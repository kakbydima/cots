==> flow/design.v <==
`timescale 1ns / 1ps
module READOUT(
	input wire SYS_CLK,
	input wire RST,
	input wire DVALID_BAR,
	input wire DOUT,
	input wire  [9:0] fifo_cnt,
	input wire  [31:0] TINT,
	output reg DXMIT_BAR,
	output wire fifo_flag,
	output reg [64-1:0] data2pipe,
	input fiforead,
	output reg state,
	output reg done,
	output [31:0] fifo_th
    );
	 parameter bitnum=40; 
	 reg [31:0] fifo_th;
	 reg [8:0] bitcnt;
	 reg [bitnum-1:0] doutreg;
	 reg dxmit_bar_old;
	 reg dvalid_bar_old;
	 parameter IDLE=0, RETRIEVE=1;
	 wire tintless1msec;
	 wire tintless5msec;
	 wire tintless10msec;
	 wire tintless05msec;
	 assign tintless05msec = ((TINT<5000))? 1:0;
	 assign tintless1msec = ((TINT<10000)&&(TINT>5000-1))? 1:0;
	 assign tintless5msec = ((TINT<50000)&&(TINT>10000-1))? 1:0;
	 assign tintless10msec = ((TINT<100000)&&(TINT>50000-1))? 1:0;
	 assign fifo_flag= (fifo_cnt>(2*fifo_th))? 1:0;
	 always @(posedge SYS_CLK or posedge RST)
	 begin
		if (RST)
		begin
			doutreg			<=0;
			dxmit_bar_old	<=1;
			bitcnt			<=0;
			state				<= IDLE;
			done 				<=0;
			data2pipe 		<=0;
			DXMIT_BAR 		<=1;
			fifo_th			<=100;
		end
		else
		begin
			if (tintless05msec)
			begin
				fifo_th <= 400;
			end
			else
			begin
				if (tintless1msec)
				begin
					fifo_th <= 200;
				end
				else
				begin
					if (tintless5msec)
					begin
						fifo_th <= 50;
					end
					else
					begin
						if (tintless10msec)
						begin
							fifo_th <= 25;
						end
						else
						begin
							fifo_th <= 20;
						end
					end
				end
			end
			dvalid_bar_old	<=DVALID_BAR;
			case (state)
			IDLE:
			begin
				done 			<= 0;
				if ((DVALID_BAR==0)&(dvalid_bar_old==1))  
				begin
					state <=RETRIEVE;
					DXMIT_BAR <=0;
				end
				else
				begin
					state <=IDLE;
					DXMIT_BAR <=1;
				end
			end
			RETRIEVE:
			begin
				if (bitcnt<bitnum) 
				begin
					doutreg[bitcnt]	<=DOUT;  
					bitcnt	<= bitcnt+1;
					done 		<= 0;
					DXMIT_BAR<= 0;
				end
				else
				begin
					done 			<= 1;
					data2pipe 	<= doutreg;  
					state 		<= IDLE;
					DXMIT_BAR	<= 1;
					bitcnt		<= 0;
				end
			end
			default:
			begin
				doutreg		<= 0;
				data2pipe	<= 0;
				done			<= 0;
				bitcnt		<= 0;
				dxmit_bar_old		<= 1;
				state 		<= IDLE;
				DXMIT_BAR	<= 1;
			end
			endcase
		end
	 end
endmodule
[Reports on READOUT]
Tool output for the design above, in the order of the flow.
Line numbers count from 1 in the design file above.
Library cell names are shortened.
A cell with - has no value.
Set-up
  top: READOUT
  clock input: SYS_CLK
  library: sky130hd
  corner: tt_025C_1v80

[Elaborated design]
Counts by Yosys on the flattened word-level netlist (proc, flatten, opt, wreduce; memories kept). Register bits leave out memories and registers merged into their read ports (data or address). Print and check cells are left out. Cells with the same type and inputs are merged into one.
Operators by class
  $add $sub $neg: 2
  order comparisons: 9
  eq/ne operators: 1
  shifts and indexed selects: 2
  muxes and demuxes: 19
  bitwise operators: 7
  reductions and logical operators: 5
Operators by type and width (number)
  2-to-1 mux 40 bit: 2
  variable shift 1 x 10 -> 40 bit: 1
  variable shift 1 x 10 -> 40 bit with constant A: 1
  bitwise AND 40 bit: 1
  bitwise OR 40 bit: 1
  inverter 40 bit: 1
  > comparator 32 x 13 -> 1 bit with constant B: 1
  less-than comparator 32 x 13 -> 1 bit with constant B: 1
  > comparator 32 x 14 -> 1 bit with constant B: 1
  less-than comparator 32 x 14 -> 1 bit with constant B: 1
  > comparator 32 x 16 -> 1 bit with constant B: 1
  less-than comparator 32 x 16 -> 1 bit with constant B: 1
  less-than comparator 32 x 17 -> 1 bit with constant B: 1
  2-to-1 mux 9 bit: 2
  > comparator 10 bit: 1
  negator 9 -> 10 bit: 1
  adder 9 x 1 -> 9 bit with constant B: 1
  less-than comparator 9 x 6 -> 1 bit with constant B: 1
  2-to-1 mux 1 bit: 9
  2-to-1 mux 8 bit: 1
  2-to-1 mux 6 bit: 1
  case mux 1 bit (select 2 bit): 3
  AND reduction 2 bit: 2
  2-to-1 mux 4 bit: 1
  logical AND 1 bit: 3
  inverter 1 bit: 3
  inequality test 2 x 1 -> 1 bit with constant B: 1
  bitwise AND 1 bit: 1
Storage and ports
  register bits after elaboration: 102
  input port bits: 47
  output and inout port bits: 100
  word-level cells: 53

[Depth]
Longest topological path by Yosys (ltp), each cell counted once; first at word level (registers and memories cut), then after technology mapping (sequential cells cut; the memories' decode and read muxes count).
Logic depth
  word-level depth: 7
  ABC_AREA: 0
  gate-level depth with buffers: 10
  mapped depth without buffers: 8

[Netlist]
Source: synth_stat.txt of the flow (Yosys; design flattened, memories mapped). It holds for the ABC_AREA given above (unset counts as 0); a run with the other value may have another netlist.
Mapped netlist
  cell count: 539
  chip area (Yosys): 5136.2 sq um
  sequential area: 2562.5 sq um
  flip-flops: 102
  buffer cells: 70
Cell types
  dfrtp_1: number 97, area in all 2.43E+03 sq um
  nand2_1: number 150, area in all 563.04 sq um
  mux2_2: number 38, area in all 427.91 sq um
  buf_4: number 47, area in all 352.838 sq um
  ha_1: number 11, area in all 137.632 sq um
  dfstp_2: number 4, area in all 105.101 sq um
  nor2_1: number 27, area in all 101.347 sq um
  nand3_1: number 17, area in all 85.082 sq um
  nor4_1: number 13, area in all 81.328 sq um
  inv_1: number 17, area in all 63.811 sq um
  nor3_1: number 10, area in all 50.048 sq um
  clkbuf_1: number 13, area in all 48.797 sq um
  o21ai_0: number 9, area in all 45.043 sq um
  nand4_1: number 7, area in all 43.792 sq um
  xnor2_1: number 4, area in all 35.034 sq um
  nor2b_1: number 5, area in all 31.28 sq um
  edfxtp_1: number 1, area in all 30.029 sq um
  o21a_1: number 4, area in all 30.029 sq um
Not listed: further types 35, cells in them 65.

[Timing after synthesis]
Path of least setup slack by OpenSTA after synthesis, without wires, with an ideal clock, recovery checks aside; 20% of the period is set as input and as output delay. Where synthesis merged equal registers, the netlist keeps one of their names.
Timing post-synthesis
  path kind: input to register
  from: input RST
  to: register dvalid_bar_old
  period: 6.18 ns
  input delay: 1.236 ns
  setup time: 0.461 ns
  time at the first pin: 1.236 ns
  arrival time: 3.331 ns
  required time: 5.719 ns
  slack: 2.388 ns
  delay of the path: 2.556 ns
  stages: 1
  path buffers: 0
  period reached after synthesis: 3.792 ns
"delay of the path" is the arrival time less input delay plus setup time.
"stages" counts driving pins, that of a launching flip-flop among them; a cell with two outputs on the path counts twice.
"period reached after synthesis" = period - worst setup slack (recovery checks aside). The figure is calculated, with input and output delays left at 20% of the set period.
On the way, post-synthesis
  cell sequence: inv_1
  cells in the longest elaborated chain: 0
  elaborated cells between the ends (all ways): 0
  RTL lines with such cells: 0
Ends and longest elaborated chain, post-synthesis
  from (decl): line 4  | input wire RST,
  to (assign): line 77  | dvalid_bar_old <=DVALID_BAR;
  to (decl): line 22  | reg dvalid_bar_old;

[Worst path after layout]
Path of least setup slack in the final report of run 1 (OpenROAD, finished layout, wires in). Where an end is a register, its clock arrival counts in the times.
Timing post-layout
  path kind: input to output
  from: input fifo_cnt[1]
  to: output fifo_flag
  period: 2.08 ns
  input delay: 0.42 ns
  external output delay: 0.42 ns
  time at the first pin: 0.42 ns
  arrival time: 2.14 ns
  required time: 1.66 ns
  slack: -0.48 ns
  stages: 8
  path buffers: 2
The rows between start and end are the longest chain of elaborated cells between them; the timing report does not say that the signal goes this way. Where chains are equally long, one stands for them.
Each line given opens the expression or statement behind the cell; cells for indexed reads and writes are added by Yosys, which also makes memories of some case tables.
On the way, post-layout
  cell sequence: clkdlybuf4s50_1 > inv_1 > ha_1 > nand4_1 > or4b_4 > o2111ai_2 > nand3_2 > buf_6
  cells in the longest elaborated chain: 2
  elaborated cells between the ends (all ways): 2
  RTL lines with such cells: 1
  classes of those cells: 1 x compare; 1 x mux
Ends and longest elaborated chain, post-layout
  from (decl): line 7  | input wire [9:0] fifo_cnt,
  > comparator 10 bit: line 32  | assign fifo_flag= (fifo_cnt>(2*fifo_th))? 1:0;
  2-to-1 mux 1 bit: line 32
  to (decl): line 10  | output wire fifo_flag,

Flow measurements of READOUT on sky130hd: 2 stored runs with different settings, listed in no order. Input and output delays are each 20% of the period that was set; the output load is 0.01 pF.
"worst setup path time": the worst setup path's part of the clock period (all of it between registers, 20% less for each end at a port) less its slack. A launch clock that arrives late makes it longer, a capture clock that arrives late makes it shorter.
By "total design power" is meant OpenSTA's value without simulated activity: inputs other than the clock are taken to toggle once in ten clock periods, and the tool carries that through the logic.

==> run 1: settings <==
{ "period_ns": 2.08, "CAP_MARGIN": 20, "CORE_MARGIN": 2, "CORE_UTILIZATION": 40, "SLEW_MARGIN": 20 }
==> run 1: results <==
total negative setup slack: -5.359 ns
standard-cell area after layout: 7573.5 sq um
lowest setup slack: -0.479 ns
cell area after synthesis: 5136.2 sq um
area inside the die boundary: 13762.8 sq um
worst setup path time: 1.73 ns
worst path kind: input to output
smallest hold slack: 0.467 ns
total design power: 7333 uW
utilization after layout: 60.3 %

==> run 2: settings <==
{ "period_ns": 4.39, "CORE_UTILIZATION": 48, "PLACE_DENSITY_LB_ADDON": 0.25, "HOLD_SLACK_MARGIN": 0.0, "CORE_ASPECT_RATIO": 0.65, "CORE_MARGIN": 4, "TNS_END_PERCENT": 90, "GPL_TIMING_DRIVEN": 1, "GPL_ROUTABILITY_DRIVEN": 0, "CTS_CLUSTER_DIAMETER": 98, "SLEW_MARGIN": 0, "MAX_ROUTING_LAYER": "met5", "CAP_MARGIN": 20 }
==> run 2: results <==
total negative setup slack: 0.000 ns
standard-cell area after layout: 6327.3 sq um
lowest setup slack: 0.343 ns
cell area after synthesis: 5136.2 sq um
area inside the die boundary: 12458.3 sq um
worst setup path time: 2.29 ns
worst path kind: input to output
smallest hold slack: 0.470 ns
total design power: 2716 uW
utilization after layout: 60.6 %
